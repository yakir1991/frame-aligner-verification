==> flow/design.v <==
interface frame_inf(input logic clk, reset);
  logic [7:0] rx_data;
  logic       frame_detect;
  logic [3:0] fr_byte_position;
  modport DUT  (input clk, reset, rx_data, output frame_detect, fr_byte_position);
  modport TB(input clk, reset, output rx_data, input frame_detect, fr_byte_position);
endinterface
`timescale 1ns / 1ps
module frame_aligner(clk, rx_data , reset , fr_byte_position , frame_detect) ;
   output [3:0]  fr_byte_position;  
   output frame_detect;             
   input  clk;
   input  [7:0] rx_data;
   input  reset;
   reg [3:0] fr_byte_position;
   reg [1:0] legal_frame_counter;
   reg [5:0] na_byte_counter;
   reg 	     frame_detect;
   reg [7:0] header_lsb_samp;
   reg 	     fr_byte_position_rst;
   reg 	     na_byte_count_inc, na_byte_count_rst;
   reg 	     legal_frame_counter_rst , legal_frame_counter_inc;
   typedef enum reg [1:0] {FR_IDLE = 2'b00,
			   FR_HLSB = 2'b01,
			   FR_HMSB = 2'b10,
			   FR_DATA = 2'b11
			   } frame_aligner_state_e;
   frame_aligner_state_e current_state , next_state;
   wire   header_msb_valid , header_lsb_valid;
   always @ (posedge clk or  posedge reset)
     begin
	if (reset)
	  current_state <= FR_IDLE;
	else
	  current_state <= next_state;
     end
   always @ (*)
     begin
	fr_byte_position_rst = 1'b0;
	na_byte_count_inc = 1'b0;
	na_byte_count_rst = 1'b0;
	legal_frame_counter_rst = 1'b0;
	legal_frame_counter_inc = 1'b0;
	case(current_state)
	  FR_IDLE:
	    begin
	       if(header_lsb_valid)
		 begin
		    fr_byte_position_rst = 1'b1;
		    na_byte_count_inc = 1'b1;
		    next_state = FR_HLSB;
		 end
	       else
		 begin
		    legal_frame_counter_rst = 1'b1;
		    fr_byte_position_rst = 1'b1;
		    na_byte_count_inc = 1'b1;
		    next_state = FR_IDLE;
		 end
	    end
	  FR_HLSB:
	    begin
	       if(header_msb_valid)
		 begin
		    legal_frame_counter_inc = 1'b1;
		    next_state = FR_HMSB;
		 end
	       else
		 begin
		    legal_frame_counter_rst = 1'b1;
		    na_byte_count_inc = 1'b1;
		    next_state = FR_IDLE;
		 end
	    end
	  FR_HMSB:
	    begin
	       next_state = FR_DATA;
	    end
	  FR_DATA:
	    begin
	       if(fr_byte_position == 8'd10)
		 begin
		    na_byte_count_rst = 1'b1;
		    next_state = FR_IDLE;
		 end
	       else
		 next_state = FR_DATA;
	    end
	endcase
     end
   assign header_lsb_valid = (rx_data == 8'haa) || (rx_data == 8'h55);
     always @ (posedge clk or  posedge reset)
       begin
	  if (reset)
	    header_lsb_samp <= 8'h0; 
	  else if (header_lsb_valid)
	    header_lsb_samp <= rx_data;
       end
   wire [7:0] expected_header_msb = (header_lsb_samp == 8'haa) ? 8'haf : ( (header_lsb_samp == 8'h55) ? 8'hba : 8'h00);  
   assign header_msb_valid = (expected_header_msb == rx_data);
   always @ (posedge clk or  posedge reset)
     begin
	if (reset)
	  fr_byte_position <= 4'h0;
	else if (fr_byte_position_rst)
	  fr_byte_position <= 4'h0;
	else
	  fr_byte_position <= fr_byte_position + 1'b1;
     end
   always @ (posedge clk or  posedge reset)
     begin
	if (reset)
	  legal_frame_counter <= 2'h0;
	else if (legal_frame_counter_rst)
	  legal_frame_counter <= 2'h0;
	else if (legal_frame_counter_inc)
	  legal_frame_counter <= legal_frame_counter + 1'b1 ;
     end
     always @ (posedge clk or  posedge reset)
       begin
	  if (reset) 
	    na_byte_counter <= 6'h0;
	  else if (na_byte_count_rst)
	    na_byte_counter <= 6'h0;
	  else if (na_byte_count_inc)
	    na_byte_counter <= na_byte_counter + 1'b1;
       end
   always @ (posedge clk or  posedge reset)
     begin
	if (reset)
	  frame_detect <= 1'b0;
	else if(legal_frame_counter == 2'h3)
	  frame_detect <= 1'b1;
	else if(na_byte_counter == 6'd47)
	  frame_detect <= 1'b0;
     end
endmodule
# Tool chain data of frame_aligner
# The steps from the RTL of frame_aligner to its reports follow in flow order.
# Line numbers count from 1 in the design file above.
# Operators: Yosys type, input widths -> output width; for muxes data width and select width s.
# Cell names lack the library's common part.
# Not given: -
[setup] design="frame_aligner" clock_port="clk" cell_library="sky130hd" corner="tt_025C_1v80"

# After elaboration
# Yosys after proc, flatten, opt, wreduce and memory -nomap, before mapping. Memory bits, and registers merged into a memory's read port (data or address), are not among the register bits. Print and check cells are not counted. Equal cells are merged and count once.
[word_totals] inputBits=10 elab_cells=51 reg_bits=23
[op_classes] n_mux=22 n_addsub=3 equal=11 reduce_and_logical=9
[ops] operator="$eq 8x7->1 const B" count=2
[ops] operator="$eq 8x8->1 const B" count=2
[ops] operator="$mux 8" count=2
[ops] operator="$mux 6" count=2
[ops] operator="$reduce_or 3->1" count=3
[ops] operator="$eq 8x8->1" count=1
[ops] operator="$pmux 2 s4" count=1
[ops] operator="$mux 2" count=4
[ops] operator="$mux 1" count=7
[ops] operator="$eq 2x2->1 const B" count=3
[ops] operator="$reduce_bool 2->1" count=3
[ops] operator="$add 6x1->6 const B" count=1
[ops] operator="$eq 6x6->1 const B" count=1
[ops] operator="$pmux 1 s3" count=2
[ops] operator="$pmux 1 s2" count=3
[ops] operator="$add 4x1->4 const B" count=1
[ops] operator="$eq 4x4->1 const B" count=1
[ops] operator="$mux 4" count=1
[ops] operator="$add 2x1->2 const B" count=1
[ops] operator="$eq 2x1->1 const B" count=1
[ops] operator="$logic_not 2->1" count=1
[ops] operator="$reduce_or 2->1" count=1
[ops] operator="$logic_or 1x1->1" count=1

# Logic depth
# Longest topological path by Yosys (ltp), each cell counted once; first at word level (registers and memories cut), then after technology mapping (sequential cells cut; the memories' decode and read muxes count).
[depth] word_depth=8 abc_area=0 mapped_depth=7

# Netlist
# Source: synth_stat.txt of the flow (Yosys; design flattened, memories mapped). It holds for the ABC_AREA given above (unset counts as 0); a run with the other value may have another netlist.
[by_type] cell="dfrtp_1" count=24 area_total_um2=600.576
[by_type] cell="and4bb_2" count=4 area_total_um2=50.048
[by_type] cell="ha_1" count=4 area_total_um2=50.048
[by_type] cell="a21o_1" count=6 area_total_um2=45.043
[by_type] cell="nor2_1" count=12 area_total_um2=45.043
[by_type] cell="a21oi_1" count=7 area_total_um2=35.034
[by_type] cell="inv_1" count=8 area_total_um2=30.029
[by_type] cell="mux2i_1" count=3 area_total_um2=30.029
[by_type] cell="o21ai_0" count=6 area_total_um2=30.029
[by_type] cell="or3_2" count=4 area_total_um2=30.029
[by_type] cell="dfstp_2" count=1 area_total_um2=26.275
[by_type] cell="nand2_1" count=7 area_total_um2=26.275
[by_type] cell="nand4b_1" count=2 area_total_um2=17.517
[by_type] cell="xor2_1" count=2 area_total_um2=17.517
[by_type] cell="a21oi_4" count=1 area_total_um2=16.266
[by_type] cell="nand3_1" count=3 area_total_um2=15.014
[by_type] cell="nor3_1" count=3 area_total_um2=15.014
[by_type] cell="a211oi_2" count=1 area_total_um2=12.512
# Other cell types: 18; their cells: 18.
[synth_totals] yosys_area_um2=1231.2 cell_count=116 seq_area_um2=626.9 flip_flops=25

# Worst setup path after synthesis
# OpenSTA on the mapped netlist: ideal clock, no wires. The path of least setup slack (recovery checks aside). Input and output delay are each 20% of the period. Register names are those of the netlist, which keeps one name where synthesis merged equal registers.
[synth_timing] path_type="input-to-reg" start="input rx_data[7]" end="register na_byte_counter[1]" path_buffers=0 setup_time_ns=0.133 t_first_pin_ns=1.020 setup_slack_ns=2.239 required_time_ns=4.967 path_delay_ns=1.840 stages=7 period_ns=5.1 arrival_time_ns=2.727 period_less_setup_slack_ns=2.861
# "path_delay_ns" = arrival - input delay + setup time.
# "stages" counts driving pins, that of a launching flip-flop among them; a cell with two outputs on the path counts twice.
# "period_less_setup_slack_ns" is the clock period less the worst setup slack; recovery checks do not enter. This is arithmetic on one report: input and output delays are still those of the set period (20% each).
# Between the ends stands the longest chain of elaborated cells between them, by number of cells; it is not shown to be the way that was timed. Of several equally long chains one is given.
# A line is the first line of the expression or statement that the cell stems from. Yosys adds cells for indexed reads and writes and turns some case tables into memories.
# A register here has more assigning lines than the two given.
[synth_via] path_cell_list="or4_4 -> a211oi_2 -> nand2_1 -> a311o_2 -> a21oi_4 -> mux2i_1 -> nor2_1" elab_chain_cells=5 cone_cells=6 lines_between=5
[synth_lines] item="from (decl)" line_no=13 source="input  [7:0] rx_data;"
[synth_lines] item="$eq 8x8->1" line_no=100 source="assign header_msb_valid = (expected_header_msb == rx_data);"
[synth_lines] item="$mux 1" line_no=63 source="if(header_msb_valid)"
[synth_lines] item="$pmux 1 s3" line_no=44 source="case(current_state)"
[synth_lines] item="$mux 6" line_no=125 source="else if (na_byte_count_inc)"
[synth_lines] item="$mux 6" line_no=123 source="else if (na_byte_count_rst)"
[synth_lines] item="to (assign)" line_no=122 source="na_byte_counter <= 6'h0;"
[synth_lines] item="to (assign)" line_no=126 source="na_byte_counter <= na_byte_counter + 1'b1;"
[synth_lines] item="to (decl)" line_no=17 source="reg [5:0] na_byte_counter;"

# Timing after layout
# From the final timing report of run A: the path of least setup slack in the routed layout; clock arrival at registers is part of the times.
[layout_timing] path_type="input-to-reg" start="input rx_data[2]" end="register legal_frame_counter[1]" setup_time_ns=0.11 stages=9 required_time_ns=2.02 path_buffers=2 arrival_time_ns=2.20 period_ns=1.86 t_first_pin_ns=0.37 setup_slack_ns=-0.18
# Between the ends stands the longest chain of elaborated cells between them, by number of cells; it is not shown to be the way that was timed. Of several equally long chains one is given.
# A register here has more assigning lines than the two given.
[layout_via] path_cell_list="clkdlybuf4s50_1 -> or2_4 -> a21oi_2 -> a31oi_1 -> a311o_2 -> buf_6 -> mux2i_4 -> a22oi_1 -> a21oi_1" elab_chain_cells=5 cone_cells=12 lines_between=7
[layout_lines] item="from (decl)" line_no=13 source="input  [7:0] rx_data;"
[layout_lines] item="$eq 8x8->1" line_no=100 source="assign header_msb_valid = (expected_header_msb == rx_data);"
[layout_lines] item="$mux 1" line_no=63 source="if(header_msb_valid)"
[layout_lines] item="$pmux 1 s2" line_no=44 source="case(current_state)"
[layout_lines] item="$mux 2" line_no=116 source="else if (legal_frame_counter_inc)"
[layout_lines] item="$mux 2" line_no=114 source="else if (legal_frame_counter_rst)"
[layout_lines] item="to (assign)" line_no=113 source="legal_frame_counter <= 2'h0;"
[layout_lines] item="to (assign)" line_no=117 source="legal_frame_counter <= legal_frame_counter + 1'b1 ;"
[layout_lines] item="to (decl)" line_no=16 source="reg [1:0] legal_frame_counter;"

Below are 2 stored runs of the flow (Yosys, OpenROAD; platform sky130hd) on frame_aligner, each with its settings and what was measured, unordered. Constraints: input delay and output delay 20% of the set period each, output load 0.01 pF.
By "achieved clock period" is meant the clock period of the run minus its worst setup slack. This is arithmetic on one report: input and output delays are still those of the set period (20% each).
By "power" is meant OpenSTA's value without simulated activity: inputs other than the clock are taken to toggle once in ten clock periods, and the tool carries that through the logic.
[run A] settings: period_ns=1.86, CORE_UTILIZATION=19, PLACE_DENSITY=0.74, CTS_CLUSTER_SIZE=14, CTS_CLUSTER_DIAMETER=393, SLEW_MARGIN=15, MAX_ROUTING_LAYER=met4, CAP_MARGIN=20, CORE_MARGIN=2
[run A] result: chip area after synthesis (Yosys) 1231.2 µm², die area 7139.4 µm², standard-cell area of the final layout 1687.9 µm², worst setup slack after layout -0.181 ns, power 1018 µW, achieved clock period 2.041 ns
[run B] settings: period_ns=2.94, CORE_UTILIZATION=18, PLACE_DENSITY_LB_ADDON=0.11, CELL_PAD_IN_SITES_GLOBAL_PLACEMENT=1, ABC_AREA=1, GPL_ROUTABILITY_DRIVEN=1, CTS_CLUSTER_SIZE=11, CTS_CLUSTER_DIAMETER=400, SLEW_MARGIN=30, MIN_ROUTING_LAYER=met2, CAP_MARGIN=20, CORE_MARGIN=2
[run B] result: chip area after synthesis (Yosys) 1325.0 µm², die area 8063.1 µm², standard-cell area of the final layout 1636.6 µm², worst setup slack after layout 0.928 ns, power 901.8 µW, achieved clock period 2.012 ns
